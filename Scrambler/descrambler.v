==> flow/design.v <==
`timescale 1ns / 1ps
module descrambler(
    input clk,
    input reset,
    input data_in,
    output reg data_out
    );
	 reg state;
	 reg [6:0]x;
	 reg [2:0]counter;
	 reg temp;
	 always @(posedge clk)
	 begin
			if (reset)
				begin
					counter <= 4'd0;
					x <= 7'd0;
					state <= 1'b1;
				end
			else
				begin
					if (state)
						begin
							if (counter == 3'b110)
								begin
									x[counter] <= data_in;
									counter <= 0;
									state <= 1'b0;
								end
							else
								begin
									x[counter] <= data_in;
									counter <= counter + 1'b1;
								end
						end
					else
						begin
							temp = x[6]^x[3];
							data_out = x[0]^data_in;
							x<= x<<1;
							x[0] <= temp;
						end
				end
	 end
endmodule
From RTL to reports: descrambler
Tool output for the design above, in the order of the flow. Line numbers count from 1 in the design file above. Cell names lack the library's common part. The mark -- stands for no value.

Top: descrambler. Clock: clk. Library: sky130hd. Corner: tt_025C_1v80.

After elaboration
Counts by Yosys on the flattened word-level netlist (proc, flatten, opt, wreduce; memories kept). Register bits leave out memories and registers merged into their read ports (data or address); mux counts leave out enables and synchronous resets folded into registers. Print and check cells are left out. Cells with the same type and inputs are merged into one.

The entry for register bits after elaboration reads 12. The entry for bits in latches reads 0. Under bits in writable memories stands 0. The figure for bits in read-only memories is 0. Clocked read ports x word width: 0. The entry for memory cells reads 0. Under output and inout port bits stands 1. The entry for word-level cells reads 22.

Add/subtract/negate cells: 2. The entry for $mul reads 0. The entry for divide/modulo/power cells reads 0. Magnitude comparators: 0. For eq/ne operators the number is 1. Under shift operators stands 2. For mux-type cells the number is 5. For bitwise gates (word level) the number is 7. Under reduce/logical cells stands 1.

Operators by type and width (count): 1-bit by 4-bit variable shift with 7-bit output (1); 1-bit by 4-bit variable shift with 7-bit output (first input constant) (1); 7-bit AND (1); 7-bit OR (1); 7-bit inverter (1); 6-bit two-way mux (1); 3-bit negator with 4-bit output (1); 3-bit by 1-bit adder with 3-bit output (second input constant) (1); 3-bit equality test (second input constant) (1); 3-bit two-way mux (1); 1-bit two-way mux (3); 1-bit XOR (2); 1-bit inverter (2); 2-bit AND reduction (1).

Depth
Depth = most cells in a row (Yosys ltp): at word level without a register or memory, in the mapped netlist without a sequential cell, where the memories' decode and read muxes count.

Under depth in word-level cells stands 6. For ABC_AREA the number is 0. The entry for mapped depth reads 7. For depth with buffers taken out the number is 5.

Mapped cells and area
Yosys stat after the flow's synthesis: flattened, memories mapped to cells. It holds for the ABC_AREA given above (unset counts as 0); a run with the other value may have another netlist. The area totals of this step are shown rounded.

Under cells in the netlist stands 89. The entry for cell area after synthesis reads 0.000747 mm^2. The entry for sequential area reads 0.00025 mm^2. Under mapped flip-flops stands 12. For buffers the number is 7.

Cells by type: dfxtp_1 (count 11, area in all 220.211 um^2); ha_1 (count 4, area in all 50.048 um^2); a21oi_1 (count 7, area in all 35.034 um^2); o21ai_0 (count 7, area in all 35.034 um^2); nand2b_1 (count 5, area in all 31.28 um^2); edfxtp_1 (count 1, area in all 30.029 um^2); a311oi_1 (count 3, area in all 26.275 um^2); nand2_1 (count 7, area in all 26.275 um^2); xor2_1 (count 3, area in all 26.275 um^2); buf_6 (count 2, area in all 22.522 um^2); inv_1 (count 5, area in all 18.768 um^2); nor2_1 (count 5, area in all 18.768 um^2); nand4b_1 (count 2, area in all 17.517 um^2); o221ai_1 (count 2, area in all 17.517 um^2); buf_2 (count 3, area in all 15.014 um^2); nand3b_1 (count 2, area in all 15.014 um^2); nor3b_1 (count 2, area in all 15.014 um^2); o211ai_1 (count 2, area in all 15.014 um^2).

Not listed: further types 13, cells in them 16.

Worst setup path after synthesis
OpenSTA on the mapped netlist: ideal clock, no wires. The path of least setup slack (recovery checks aside). Input and output delay are each 20% of the period. Register names are those of the netlist, which keeps one name where synthesis merged equal registers.

Path kind: reg-to-reg. Start point: register counter[0]. End point: register x[4]. Clock period: 1.93 ns. For library setup time the number is 0.121 ns. The entry for arrival reads 1.614 ns. Under slack stands 0.196 ns. The figure for delay of the path is 1.735 ns. For driving pins on the path the number is 8. The entry for buffers on the path reads 2. The entry for synthesis period reached reads 1.734 ns.

"delay of the path" = arrival - input delay + setup time. "driving pins on the path": output pins that drive a net of the path, with the launching flip-flop's if there is one; two outputs of one cell count as two. "synthesis period reached" is the clock period less the worst setup slack; recovery checks do not enter. This is arithmetic on one report: input and output delays are still those of the set period (20% each). The rows between start and end are the longest chain of elaborated cells between them; the timing report does not say that the signal goes this way. Where chains are equally long, one stands for them. A line is the first line of the expression or statement that the cell stems from. Yosys adds cells for indexed reads and writes and turns some case tables into memories. At most two assigning lines are given for a register; there are more.

Cells stage by stage: dfxtp_1 buf_6 inv_1 ha_1 buf_2 or4b_1 a21oi_1 nor4_1. The figure for length of the longest elaborated chain is 6.

Ends and longest elaborated chain, post-synthesis: from (decl) (line 10) `reg [2:0]counter;`; from (assign) (line 16) `counter <= 4'd0;`; from (assign) (line 33) `counter <= counter + 1'b1;`; 3-bit negator with 4-bit output (line 32) `x[counter] <= data_in;`; 1-bit by 4-bit variable shift with 7-bit output (line 32); 7-bit inverter (line 32); 7-bit AND (line 32); 7-bit OR (line 32); 6-bit two-way mux (line 22) `if (state)`; to (assign) (line 26) `x[counter] <= data_in;`; to (assign) (line 32); to (decl) (line 9) `reg [6:0]x;`.

Path in the finished layout
From the final timing report of flow run A: the path of least setup slack in the routed layout; clock arrival at registers is part of the times.

Path kind: reg-to-reg. Start point: register counter[0]. End point: register x[4]. Clock period: 1.6 ns. For library setup time the number is 0.11 ns. The entry for arrival reads 1.68 ns. Under slack stands 0.08 ns. For driving pins on the path the number is 7. The entry for buffers on the path reads 1.

The rows between start and end are the longest chain of elaborated cells between them; the timing report does not say that the signal goes this way. Where chains are equally long, one stands for them. At most two assigning lines are given for a register; there are more.

Cells stage by stage: dfxtp_2 buf_6 inv_4 ha_4 or4b_1 a21oi_1 nor4_1. The figure for length of the longest elaborated chain is 6.

Ends and longest elaborated chain, after layout: from (decl) (line 10) `reg [2:0]counter;`; from (assign) (line 16) `counter <= 4'd0;`; from (assign) (line 33) `counter <= counter + 1'b1;`; 3-bit negator with 4-bit output (line 32) `x[counter] <= data_in;`; 1-bit by 4-bit variable shift with 7-bit output (line 32); 7-bit inverter (line 32); 7-bit AND (line 32); 7-bit OR (line 32); 6-bit two-way mux (line 22) `if (state)`; to (assign) (line 26) `x[counter] <= data_in;`; to (assign) (line 32); to (decl) (line 9) `reg [6:0]x;`.

Record of 2 stored runs of the RTL-to-layout flow on descrambler, platform sky130hd. The runs are unordered. Constraints: input delay and output delay 20% of the set period each, output load 0.01 pF. "critical path time" = time allowed to the worst setup path (clock period - input delay - output delay, where it has them) - its slack; a late launch clock adds to it, a late capture clock takes from it. The measured numbers are rounded.

Flow run A has these settings: period_ns 1.6; CORE_UTILIZATION 69; PLACE_DENSITY_LB_ADDON 0.09; HOLD_SLACK_MARGIN 0.14; CORE_MARGIN 4; CELL_PAD_IN_SITES_GLOBAL_PLACEMENT 0; TNS_END_PERCENT 25; GPL_TIMING_DRIVEN 0; GPL_ROUTABILITY_DRIVEN 0; MIN_ROUTING_LAYER met1; CAP_MARGIN 20; SLEW_MARGIN 20. The setup total negative slack stands at 0.000 ns. The utilization in the final report comes to 88.3%. The lowest hold slack stands at 0.330 ns. The lowest setup slack stands at 0.085 ns. The critical path time is 1.52 ns. Worst setup path type: reg-to-reg. The mapped cell area after synthesis comes to 0.000747 mm^2. The die area is 0.00167 mm^2.

Flow run B has these settings: period_ns 2.25; CORE_UTILIZATION 49; CORE_ASPECT_RATIO 1.93; CORE_MARGIN 9; CELL_PAD_IN_SITES_GLOBAL_PLACEMENT 0; CELL_PAD_IN_SITES_DETAIL_PLACEMENT 1; ABC_AREA 0; SLEW_MARGIN 35; CAP_MARGIN 20. Outcome: not finished: floorplanning ended with error PDN-0185.
